==> flow/design.v <==
module theRegisterFile(input[3:0] In, input enable, clear, clk, input[31:0] D, input[3:0] S1, S2, output reg[31:0] Y1, Y2);
  reg[31:0] Q0,Q1,Q2,Q3,Q4,Q5,Q6,Q7,Q8,Q9,Q10,Q11,Q12,Q13,Q14,Q15;
  reg[15:0] Out;
  initial begin Q0 = 0; Q1 = 0; Q2 = 0; Q3 = 0; Q4 = 0; Q5 = 0; Q6 = 0; Q7 = 0; Q8 = 0; Q9 = 0; Q10 = 0; Q11 = 0; Q12 = 0; Q13 = 0; Q14 = 0; Q15 = 0; end
  always @ (enable, In) begin
    Out  = 0;
    if (enable) begin
      case (In)
        4'h0 : Out  = 16'h0001;
        4'h1 : Out  = 16'h0002;
        4'h2 : Out  = 16'h0004;
        4'h3 : Out  = 16'h0008;
        4'h4 : Out  = 16'h0010;
        4'h5 : Out  = 16'h0020;
        4'h6 : Out  = 16'h0040;
        4'h7 : Out  = 16'h0080;
        4'h8 : Out  = 16'h0100;
        4'h9 : Out  = 16'h0200;
        4'hA : Out  = 16'h0400;
        4'hB : Out  = 16'h0800;
        4'hC : Out  = 16'h1000;
        4'hD : Out  = 16'h2000;
        4'hE : Out  = 16'h4000;
        4'hF : Out  = 16'h8000;
      endcase
    end
  end
always @(posedge clk) begin
  if (enable ==1)
    case(Out)
      16'h0001 : Q0 = D;
      16'h0002 : Q1 = D;
      16'h0004 : Q2 = D;
      16'h0008 : Q3 = D; 
      16'h0010 : Q4 = D; 
      16'h0020 : Q5 = D; 
      16'h0040 : Q6 = D; 
      16'h0080 : Q7 = D; 
      16'h0100 : Q8 = D; 
      16'h0200 : Q9 = D;
      16'h0400 : Q10 = D;
      16'h0800 : Q11 = D; 
      16'h1000 : Q12 = D;
      16'h2000 : Q13 = D; 
      16'h4000 : Q14 = D; 
      16'h8000 : Q15 = D;
    endcase
end
always @ (S1,Q0,Q1,Q2,Q3,Q4,Q5,Q6,Q7,Q8,Q9,Q10,Q11,Q12,Q13,Q14,Q15) begin
  case (S1)
    4'b0000: Y1 = Q0;
    4'b0001: Y1 = Q1;
    4'b0010: Y1 = Q2;
    4'b0011: Y1 = Q3;
    4'b0100: Y1 = Q4;
    4'b0101: Y1 = Q5;
    4'b0110: Y1 = Q6;
    4'b0111: Y1 = Q7;
    4'b1000: Y1 = Q8;
    4'b1001: Y1 = Q9;
    4'b1010: Y1 = Q10;
    4'b1011: Y1 = Q11;
    4'b1100: Y1 = Q12;
    4'b1101: Y1 = Q13;
    4'b1110: Y1 = Q14;
    4'b1111: Y1 = Q15;
  endcase
end
always @ (S2,Q0,Q1,Q2,Q3,Q4,Q5,Q6,Q7,Q8,Q9,Q10,Q11,Q12,Q13,Q14,Q15)
  case (S2)
    4'b0000: Y2 = Q0;
    4'b0001: Y2 = Q1;
    4'b0010: Y2 = Q2;
    4'b0011: Y2 = Q3;
    4'b0100: Y2 = Q4;
    4'b0101: Y2 = Q5;
    4'b0110: Y2 = Q6;
    4'b0111: Y2 = Q7;
    4'b1000: Y2 = Q8;
    4'b1001: Y2 = Q9;
    4'b1010: Y2 = Q10;
    4'b1011: Y2 = Q11;
    4'b1100: Y2 = Q12;
    4'b1101: Y2 = Q13;
    4'b1110: Y2 = Q14;
    4'b1111: Y2 = Q15;
  endcase
endmodule
======== From RTL to reports: theRegisterFile ========
What the tools print for theRegisterFile, step after step.
Lines are those of the file above, counted from 1.
Not given: --
inputs
  design top .............................. theRegisterFile
  clock ................................... clk
  standard-cell library ................... sky130hd
  timing corner ........................... tt_025C_1v80

======== Word level ========
Source: Yosys, flattened and elaborated, memories not mapped. Widths are those after wreduce. Registers that Yosys merges into a memory's read port (data or address) are not register bits. Print and check cells do not count. Equal cells are merged and count once.
Yosys's memory passes give these memory sizes; they may raise the number of words (mostly to a power of two), join words into wider ones and drop unused or constant bits.
operators by class
  equal/unequal tests ..................... 46
  reduce/logical cells .................... 18
  multiplexer cells ....................... 3
operators with widths
  kind                                            number
  parallel mux 32 bit (select 16 bit)             2
  equality test 4 bit with constant B             16
  AND reduction 2 bit                             16
  equality test 4 x 3 -> 1 bit with constant B    8
  equality test 16 x 1 -> 1 bit with constant B   1
  equality test 16 x 10 -> 1 bit with constant B  1
  equality test 16 x 11 -> 1 bit with constant B  1
  equality test 16 x 12 -> 1 bit with constant B  1
  equality test 16 x 13 -> 1 bit with constant B  1
  equality test 16 x 14 -> 1 bit with constant B  1
  equality test 16 x 15 -> 1 bit with constant B  1
  equality test 16 bit with constant B            1
  equality test 16 x 2 -> 1 bit with constant B   1
  equality test 16 x 3 -> 1 bit with constant B   1
  equality test 16 x 4 -> 1 bit with constant B   1
  equality test 16 x 5 -> 1 bit with constant B   1
  equality test 16 x 6 -> 1 bit with constant B   1
  equality test 16 x 7 -> 1 bit with constant B   1
  equality test 16 x 8 -> 1 bit with constant B   1
  equality test 16 x 9 -> 1 bit with constant B   1
  equality test 4 x 2 -> 1 bit with constant B    4
  2-to-1 mux 16 bit                               1
  equality test 4 x 1 -> 1 bit with constant B    2
  logical NOT 4 bit                               2
storage and ports
  output and inout bits ................... 64
  input port bits ......................... 47
  word-level cells ........................ 84
  register bits after elaboration ......... 512
  memory cells ............................ 1
  bits in read-only memories .............. 256
memories
  memory            depth  width  rd ports  write ports  RTL line  RTL
  (name not given)  16     16     1         0            8         case (In)

======== Depth ========
Yosys ltp: most cells in a row. Word level: on the elaborated netlist, between registers, memories and ports. Mapped: between sequential cells and ports; inverters and the memories' decode and read muxes count.
logic depth
  depth in word-level cells ............... 3
  ABC_AREA ................................ 0
  depth in mapped cells ................... 9

======== Netlist ========
The flow's flattened synthesis, as Yosys stat reports it; memories are mapped. The netlist is that of the ABC_AREA named above (0 if unset); the other value can give another one.
The area totals of this step are shown rounded.
cell types
  cell type                   number  total area (µm²)
  sky130_fd_sc_hd__edfxtp_1   512     1.54E+04
  sky130_fd_sc_hd__a22oi_1    176     1.32E+03
  sky130_fd_sc_hd__mux2i_1    69      690.662
  sky130_fd_sc_hd__o32a_1     53      530.509
  sky130_fd_sc_hd__a21oi_1    95      475.456
  sky130_fd_sc_hd__o21ai_0    73      365.35
  sky130_fd_sc_hd__mux2_4     24      360.346
  sky130_fd_sc_hd__a221oi_1   37      324.061
  sky130_fd_sc_hd__nor2_1     85      319.056
  sky130_fd_sc_hd__buf_2      61      305.293
  sky130_fd_sc_hd__clkbuf_1   76      285.274
  sky130_fd_sc_hd__a22o_1     32      280.269
  sky130_fd_sc_hd__a222oi_1   26      260.25
  sky130_fd_sc_hd__o221ai_1   27      236.477
  sky130_fd_sc_hd__nand2_1    61      228.97
  sky130_fd_sc_hd__o22ai_1    33      206.448
  sky130_fd_sc_hd__o2bb2ai_1  23      201.443
  sky130_fd_sc_hd__a21boi_0   25      187.68
Not listed: further types 41, cells in them 249.
synthesis totals
  cell count .............................. 1737
  mapped area ............................. 23680 µm²
  flip-flops .............................. 512
  area of sequential cells ................ 15370 µm²
  buffer cells ............................ 154

======== Path before layout ========
OpenSTA on the mapped netlist: ideal clock, no wires. The path of least setup slack (recovery checks aside). Input and output delay are each 20% of the period. Register names are those of the netlist, which keeps one name where synthesis merged equal registers.
timing post-synthesis
  path kind ............................... in2reg
  from .................................... input port In[2]
  to ...................................... register Q0[0]
  library setup time ...................... 461 ps
  setup slack ............................. 2748 ps
  clock period ............................ 7410 ps
  data required time ...................... 6949 ps
  launch time at the first pin ............ 1482 ps
  stages on the path ...................... 2
  arrival time ............................ 4201 ps
  buffers on the path ..................... 0
  path delay .............................. 3180 ps
  period reached after synthesis .......... 4662 ps
"path delay" is the arrival time less input delay plus setup time.
"stages on the path" counts driving pins, that of a launching flip-flop among them; a cell with two outputs on the path counts twice.
"period reached after synthesis" = period - worst setup slack (recovery checks aside). The figure is calculated, with input and output delays left at 20% of the set period.
The rows between start and end are the longest chain of elaborated cells between them; the timing report does not say that the signal goes this way. Where chains are equally long, one stands for them.
A line is the first line of the expression or statement that the cell stems from. Yosys adds cells for indexed reads and writes and turns some case tables into memories.
A memory read counts as a cell of the chain, while the word-level depth stops at memories.
on the way, post-synthesis
  cells stage by stage .................... sky130_fd_sc_hd__or3b_2 > sky130_fd_sc_hd__nor3_1
  length of the longest elaborated chain .. 4
ends and longest elaborated chain, post-synthesis
  what                           RTL line  RTL
  start: declaration             1         module theRegisterFile(input[3:0] In, input enable, clear, clk, input[31:0] D, input[3:0] S1, S2, output reg[3 ...
  memory read (16 x 16 bit)      8         case (In)
  2-to-1 mux 16 bit              7         if (enable) begin
  equality test 16 x 1 -> 1 bit  30        case(Out)
  AND reduction 2 bit            --
  end: assignment                31        16'h0001 : Q0 = D;
  end: declaration               2         reg[31:0] Q0,Q1,Q2,Q3,Q4,Q5,Q6,Q7,Q8,Q9,Q10,Q11,Q12,Q13,Q14,Q15;

======== Path in the finished layout ========
From the final timing report of stored run 1: the path of least setup slack in the routed layout; clock arrival at registers is part of the times.
The path's times are printed in steps of 10 ps; the period is the one set.
timing post-layout
  path kind ............................... in2out
  from .................................... input port S2[3]
  to ...................................... output port Y2[29]
  clock period ............................ 4580 ps
  setup slack ............................. 400 ps
  buffers on the path ..................... 3
  data required time ...................... 3660 ps
  launch time at the first pin ............ 920 ps
  output delay ............................ 920 ps
  stages on the path ...................... 7
  arrival time ............................ 3270 ps
The rows between start and end are the longest chain of elaborated cells between them; the timing report does not say that the signal goes this way. Where chains are equally long, one stands for them.
on the way, post-layout
  cells stage by stage .................... sky130_fd_sc_hd__buf_8 > sky130_fd_sc_hd__buf_16 > sky130_fd_sc_hd__mux2_2 > sky130_fd_sc_hd__a222oi_1 > sky130_fd_sc_hd__o211ai_1 > sky130_fd_sc_hd__o32a_1 > sky130_fd_sc_hd__clkdlybuf4s50_1
  length of the longest elaborated chain .. 2
ends and longest elaborated chain, post-layout
  what                                 RTL line  RTL
  start: declaration                   1         module theRegisterFile(input[3:0] In, input enable, clear, clk, input[31:0] D, input[3:0] S1, S2, output reg[3 ...
  equality test 4 bit                  70        case (S2)
  parallel mux 32 bit (select 16 bit)  70
  end: declaration                     1

Memo
Re: implementation data of theRegisterFile

Top module theRegisterFile; platform sky130hd; tools Yosys and OpenROAD; 2 stored runs in no particular order. Input and output delays are each 20% of the period that was set; the output load is 0.01 pF.
"period reached" is the run's clock period less its worst setup slack. It is reckoned from that one timing run; input and output delays stay at 20% of the period that was set.
"worst setup path time" means the part of the period allowed to the worst setup path (the constraints hold back 20% at inputs and 20% at outputs) less its slack; where the path has registers, the arrival times of their clocks count too.
"power" rests on the timing tool's default activity at the inputs, not on a simulated workload.
"worst setup path time" is given in steps of 10 ps.
Values from the reports are rounded here.

---- stored run 1 ----
settings
  period_ns = 4.58
  CORE_UTILIZATION = 42
  SETUP_SLACK_MARGIN = 0.64
  PLACE_DENSITY_LB_ADDON = 0.02
  ABC_AREA = 0
  CTS_CLUSTER_DIAMETER = 397
  SLEW_MARGIN = 25
  MIN_ROUTING_LAYER = met2
  CAP_MARGIN = 20
  CORE_MARGIN = 2
results
  die size ................................ 58300 µm²
  worst setup path time ................... 2350 ps
  critical path type ...................... in2out
  standard-cell area of the final layout .. 29560 µm²
  power ................................... 11410 µW
  post-synthesis cell area ................ 23680 µm²
  total negative setup slack .............. 0 ps
  period reached .......................... 4182 ps
  smallest setup slack .................... 398 ps

---- stored run 2 ----
settings
  period_ns = 7.25
  CORE_UTILIZATION = 19
  SETUP_SLACK_MARGIN = 1.85
  PLACE_DENSITY_LB_ADDON = 0.21
  CORE_MARGIN = 5
  CELL_PAD_IN_SITES_DETAIL_PLACEMENT = 1
  GPL_TIMING_DRIVEN = 0
  CTS_CLUSTER_DIAMETER = 379
  MIN_ROUTING_LAYER = met2
  MAX_ROUTING_LAYER = met4
  CAP_MARGIN = 20
  SLEW_MARGIN = 20
results
  die size ................................ 131800 µm²
  worst setup path time ................... 2550 ps
  critical path type ...................... in2out
  standard-cell area of the final layout .. 31370 µm²
  power ................................... 7535 µW
  post-synthesis cell area ................ 23680 µm²
  total negative setup slack .............. 0 ps
  period reached .......................... 5454 ps
  smallest setup slack .................... 1796 ps
